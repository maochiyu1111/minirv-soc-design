==> flow/design.v <==
module Digital_LEDs (
   input wire        clk,
   input wire        rst,
   input wire [31:0] addr,
   input wire        wen,
   input wire [31:0] wdata,
   output wire[ 7:0] dig_en,
   output reg        DN_A,
   output reg        DN_B,
   output reg        DN_C,
   output reg        DN_D,
   output reg        DN_E,
   output reg        DN_F,
   output reg        DN_G,
   output reg        DN_DP
);
    wire [63:0] segment_en;
    reg  [31:0] wD;
    always @(posedge clk or posedge rst) begin      
        if(rst)                             
            wD <= 32'b0;
        else if(wen && addr == 12'h000)     
            wD <= wdata;      
        else                                
            wD <= wD;
    end
    wire [31:0] wdata_pro = wD;
    tube u_tube_7(.clk(clk),.rst(rst),.number(wdata_pro[31:28]),.segment_en(segment_en[7:0]));
    tube u_tube_6(.clk(clk),.rst(rst),.number(wdata_pro[27:24]),.segment_en(segment_en[15:8]));
    tube u_tube_5(.clk(clk),.rst(rst),.number(wdata_pro[23:20]),.segment_en(segment_en[23:16]));
    tube u_tube_4(.clk(clk),.rst(rst),.number(wdata_pro[19:16]),.segment_en(segment_en[31:24]));
    tube u_tube_3(.clk(clk),.rst(rst),.number(wdata_pro[15:12]),.segment_en(segment_en[39:32]));
    tube u_tube_2(.clk(clk),.rst(rst),.number(wdata_pro[11:8]),.segment_en(segment_en[47:40]));
    tube u_tube_1(.clk(clk),.rst(rst),.number(wdata_pro[7:4]),.segment_en(segment_en[55:48]));
    tube u_tube_0(.clk(clk),.rst(rst),.number(wdata_pro[3:0]),.segment_en(segment_en[63:56]));
    always @(*) begin
        case(dig_en) 
            8'b1111_1110:  {DN_A,DN_B,DN_C,DN_D,DN_E,DN_F,DN_G,DN_DP} = segment_en[63:56];
            8'b1111_1101:  {DN_A,DN_B,DN_C,DN_D,DN_E,DN_F,DN_G,DN_DP} = segment_en[55:48];
            8'b1111_1011:  {DN_A,DN_B,DN_C,DN_D,DN_E,DN_F,DN_G,DN_DP} = segment_en[47:40];
            8'b1111_0111:  {DN_A,DN_B,DN_C,DN_D,DN_E,DN_F,DN_G,DN_DP} = segment_en[39:32];
            8'b1110_1111:  {DN_A,DN_B,DN_C,DN_D,DN_E,DN_F,DN_G,DN_DP} = segment_en[31:24];
            8'b1101_1111:  {DN_A,DN_B,DN_C,DN_D,DN_E,DN_F,DN_G,DN_DP} = segment_en[23:16];
            8'b1011_1111:  {DN_A,DN_B,DN_C,DN_D,DN_E,DN_F,DN_G,DN_DP} = segment_en[15:8];
            8'b0111_1111:  {DN_A,DN_B,DN_C,DN_D,DN_E,DN_F,DN_G,DN_DP} = segment_en[7:0];
            default:  {DN_A,DN_B,DN_C,DN_D,DN_E,DN_F,DN_G,DN_DP} = 8'b1111_1111;
        endcase
    end
    timer u_timer(.clk(clk),.rst(rst),.wen(wen),.led_en(dig_en));
endmodule  
module timer(
    input wire clk,         
    input wire rst,        
    input wire wen,     
    output reg [7:0]led_en      
);  
    reg clock_inc;
    wire clock_end;
    reg [24:0]clock;
    always @(posedge clk or posedge rst) begin      
        if(rst)              clock_inc <= 1'b0;
        else if(wen)        clock_inc <= 1'b1;
        else                clock_inc <= clock_inc;
    end
    assign clock_end = clock_inc & (clock==25'd29999);  
    always @(posedge clk or posedge rst) begin      
        if(rst)     clock <= 25'd0;
        else if(clock_end)   clock <= 25'd0;
        else if(clock_inc)     clock <= clock + 25'd1;
        else   clock <= clock;
    end
    always @(posedge clk or posedge rst) begin       
        if(rst)   led_en <= 8'b1111_1110;
        else if(clock_end)    led_en <= {led_en[6:0],led_en[7]};  
        else    led_en <= led_en;
    end
endmodule  
module tube (
    input  wire clk,
    input  wire rst,
    input  wire [3:0]number,
    output reg  [7:0]segment_en 
);
    always @(*) begin
        case (number)
            4'd0: segment_en=8'b00000011;
            4'd1: segment_en=8'b10011111;
            4'd2: segment_en=8'b00100101;
            4'd3: segment_en=8'b00001101;
            4'd4: segment_en=8'b10011001;
            4'd5: segment_en=8'b01001001;
            4'd6: segment_en=8'b01000001;
            4'd7: segment_en=8'b00011111;
            4'd8: segment_en=8'b00000001;
            4'd9: segment_en=8'b00011001;
            4'd10: segment_en=8'b00010001;
            4'd11: segment_en=8'b11000001;
            4'd12: segment_en=8'b11100101;
            4'd13: segment_en=8'b10000101;
            4'd14: segment_en=8'b01100001;
            4'd15: segment_en=8'b01110001;
            default: segment_en=8'b11111111;
        endcase
    end
endmodule  
From RTL to reports: Digital_LEDs

What the tools print for Digital_LEDs, step after step.
Line numbers count from 1 in the design file above.
Operators carry their Yosys type and port widths (W data, S select, Z words).
Cell names lack the library's common part.
The mark -- stands for no value.

Design top: Digital_LEDs
Clock: clk
Cell library: sky130hd
Library corner: tt_025C_1v80

Word level

Yosys after proc, flatten, opt, wreduce and memory -nomap, before mapping. Memory bits, and registers merged into a memory's read port (data or address), are not among the register bits. Print and check cells are not counted. Equal cells are merged and count once.
Memory sizes are those after Yosys's memory passes, which may raise the word count (mostly to a power of two), join words into wider ones and drop unused or constant bits.

Bits in registers: 66
Bits in latches: 0
Bits in writable memories: 0
Memory bits (read-only): 896
Clocked read ports x word width: 0
Memories kept: 8
Input port bits: 67
Output and inout port bits: 16

Add/sub/neg operators: 1
Multipliers: 0
Div/mod/pow operators: 0
$lt $le $gt $ge: 0
Eq/ne operators: 9
Shift operators: 0
Muxes and demuxes: 3
Bitwise logic cells: 1
Reduce/logical cells: 3

Memories:

| memory           | depth | width | rd ports | wr ports | line | source |
| (name not given) | 16    | 7     | 1        | 0        | 85   | `case (number)` |
| (name not given) | 16    | 7     | 1        | 0        | 85   |  |
| (name not given) | 16    | 7     | 1        | 0        | 85   |  |
| (name not given) | 16    | 7     | 1        | 0        | 85   |  |
| (name not given) | 16    | 7     | 1        | 0        | 85   |  |
| (name not given) | 16    | 7     | 1        | 0        | 85   |  |

Memories not listed: 2.

Operators with widths:

| operator                | number |
| $pmux W8 S8             | 1 |
| $eq A8 B8 Y1 const B    | 7 |
| $mux W25                | 2 |
| $logic_not A32 Y1       | 1 |
| $add A25 B1 Y25 const B | 1 |
| $eq A25 B15 Y1 const B  | 1 |
| $eq A8 B7 Y1 const B    | 1 |
| $reduce_bool A2 Y1      | 1 |
| $and A1 B1 Y1           | 1 |
| $logic_and A1 B1 Y1     | 1 |

Logic depth

Depth = most cells in a row (Yosys ltp): at word level without a register or memory, in the mapped netlist without a sequential cell, where the memories' decode and read muxes count.

Depth after elaboration: 3
ABC_AREA: 0
Gate-level depth with buffers: 7
Depth with buffers taken out: 7

Mapped cells and area

Yosys stat after the flow's synthesis: flattened, memories mapped to cells. It holds for the ABC_AREA given above (unset counts as 0); a run with the other value may have another netlist.

Cells in the netlist: 590
Synthesis area: 5333.9 µm²
Area of sequential cells: 1660.3 µm²
Flip-flop cells: 66
Buffers: 27

Cell types:

| cell type | number | total area (µm²) |
| dfrtp_1   | 59     | 1.48E+03 |
| ha_1      | 57     | 713.184 |
| o21ai_0   | 48     | 240.23 |
| dfstp_2   | 7      | 183.926 |
| nand2_1   | 48     | 180.173 |
| nor2_1    | 45     | 168.912 |
| mux4_2    | 7      | 157.651 |
| a21oi_1   | 30     | 150.144 |
| mux2_2    | 13     | 146.39 |
| mux2i_1   | 13     | 130.125 |
| inv_1     | 31     | 116.362 |
| xnor2_1   | 13     | 113.859 |
| nor2b_1   | 16     | 100.096 |
| xor2_1    | 11     | 96.342 |
| nand2b_1  | 15     | 93.84 |
| nand4_1   | 15     | 93.84 |
| mux2_1    | 8      | 90.086 |
| nor4_1    | 11     | 68.816 |

Not listed: further types 46, cells in them 143.
The figures by module come from a second, unflattened synthesis with its own total; it is not the netlist above.

Cells (unflattened synthesis): 573
Area total of the unflattened synthesis: 5554.1 µm²

Each row is one instance without its submodules.

By module:

| module       | instances | cells | area (µm²) | seq. area (µm²) |
| Digital_LEDs | 1         | 171   | 2031.9     | 800.8 |
| tube         | 8         | 34    | 249.0      | 0.0 |
| timer        | 1         | 130   | 1530.2     | 859.6 |

Path before layout

Source: OpenSTA report_checks on the synthesized netlist (no wires, ideal clock, input and output delay 20% of the period each), path of least setup slack; recovery checks are left aside. Register names are those of the netlist, which keeps one name where synthesis merged equal registers.

Path type: register -> output
Start point: reg u_timer.led_en[1]
End point: out DN_B
Period: 2430 ps
Output delay: 486 ps
Time at the first pin: 0 ps
Arrival: 1835 ps
Required time: 1944 ps
Setup slack: 109 ps
Path delay: 1835 ps
Driving pins on the path: 7
Buffers on the path: 1
Synthesis period reached: 2321 ps

"path delay" = arrival - input delay + setup time.
A path that ends at an output port has no setup time.
"driving pins on the path": output pins that drive a net of the path, with the launching flip-flop's if there is one; two outputs of one cell count as two.
"synthesis period reached" is the clock period less the worst setup slack; recovery checks do not enter. This is arithmetic on one report: input and output delays are still those of the set period (20% each).
The rows between start and end are the longest chain of elaborated cells between them; the timing report does not say that the signal goes this way. Where chains are equally long, one stands for them.
A line is the first line of the expression or statement that the cell stems from. Yosys adds cells for indexed reads and writes and turns some case tables into memories.
A register here has more assigning lines than the two given.

Cells stage by stage: dfstp_2 -> buf_2 -> nand4_4 -> or4b_4 -> a311oi_2 -> a211oi_1 -> nand4_1
Cells in the longest elaborated chain: 2
Elaborated cells on any way between the ends: 9
Source lines of those cells: 1
Classes of those cells: eq/ne (8); mux (1)

RTL lines, path post-synthesis:

| what          | line | source |
| from (decl)   | 55   | `output reg [7:0]led_en` |
| from (assign) | 74   | `else if(clock_end)    led_en <= {led_en[6:0],led_en[7]};` |
| from (assign) | 75   | `else    led_en <= led_en;` |
| $eq A8 B7 Y1  | 37   | `case(dig_en)` |
| $pmux W8 S8   | 37   |  |
| to (decl)     | 9    | `output reg        DN_B,` |

Worst path after layout

Path of least setup slack in the final report of entry A (OpenROAD, finished layout, wires in). Where an end is a register, its clock arrival counts in the times.
The path's times are printed in steps of 10 ps; the period is the one set.

Path type: register -> output
Start point: reg u_timer.led_en[3]
End point: out DN_G
Period: 1570 ps
Output delay: 310 ps
Time at the first pin: 340 ps
Arrival: 2280 ps
Required time: 1260 ps
Setup slack: -1030 ps
Driving pins on the path: 8
Buffers on the path: 2

The rows between start and end are the longest chain of elaborated cells between them; the timing report does not say that the signal goes this way. Where chains are equally long, one stands for them.
A register here has more assigning lines than the two given.

Cells stage by stage: dfstp_2 -> nand4_4 -> or4b_4 -> buf_6 -> nor3_4 -> a2111oi_2 -> nand3_1 -> buf_2
Cells in the longest elaborated chain: 2
Elaborated cells on any way between the ends: 9
Source lines of those cells: 1
Classes of those cells: eq/ne (8); mux (1)

RTL lines, path post-layout:

| what          | line | source |
| from (decl)   | 55   | `output reg [7:0]led_en` |
| from (assign) | 74   | `else if(clock_end)    led_en <= {led_en[6:0],led_en[7]};` |
| from (assign) | 75   | `else    led_en <= led_en;` |
| $eq A8 B7 Y1  | 37   | `case(dig_en)` |
| $pmux W8 S8   | 37   |  |
| to (decl)     | 14   | `output reg        DN_G,` |

Data sheet: physical implementation of Digital_LEDs

Stored flow runs of Digital_LEDs (2 of them; Yosys, OpenROAD, sky130hd). They differ in their settings and are not a sequence. Constraints: input delay and output delay 20% of the set period each, output load 0.01 pF.
"time of the worst setup path" is the time allowed to the run's worst setup path (the clock period less input and output delay, where it has them) less its slack. Clock arrival times count: a late capture clock shortens it, a late launch clock lengthens it.
By "power consumption" is meant OpenSTA's value without simulated activity: inputs other than the clock are taken to toggle once in ten clock periods, and the tool carries that through the logic.
"time of the worst setup path" is given in steps of 10 ps.
A setting shown as . is not set for that run.
Among the results, . means that no value is shown for the run.

| setting or result                                       | entry A            | entry B |
| period_ns                                               | 1.57               | 3.86    |
| CORE_UTILIZATION                                        | 34                 | 56      |
| SETUP_SLACK_MARGIN                                      | 0.12               | -0.34   |
| PLACE_DENSITY_LB_ADDON                                  | 0.14               | 0.07    |
| HOLD_SLACK_MARGIN                                       | 0.14               | .       |
| CORE_ASPECT_RATIO                                       | 1.08               | 1.33    |
| CELL_PAD_IN_SITES_GLOBAL_PLACEMENT                      | 2                  | 3       |
| TNS_END_PERCENT                                         | 5                  | .       |
| ABC_AREA                                                | 0                  | .       |
| CTS_CLUSTER_SIZE                                        | 46                 | .       |
| CTS_CLUSTER_DIAMETER                                    | 152                | .       |
| MIN_ROUTING_LAYER                                       | met2               | met2    |
| MAX_ROUTING_LAYER                                       | met5               | .       |
| CAP_MARGIN                                              | 20                 | 20      |
| CORE_MARGIN                                             | 2                  | 2       |
| SLEW_MARGIN                                             | 20                 | 20      |
| CELL_PAD_IN_SITES_DETAIL_PLACEMENT                      | .                  | 2       |
| GPL_TIMING_DRIVEN                                       | .                  | 0       |
| utilization (%)                                         | 56.3               | .       |
| area of the die (µm²)                                   | 16706.2            | .       |
| power consumption (mW)                                  | 4.944              | .       |
| area of the standard cells in the finished layout (µm²) | 8642.0             | .       |
| cell area after synthesis (µm²)                         | 5333.9             | .       |
| worst setup slack after layout (ps)                     | -1027              | .       |
| time of the worst setup path (ps)                       | 2280               | .       |
| worst setup path kind                                   | register -> output | .       |

Entry B: stopped before the end: placement reported FLW-0024
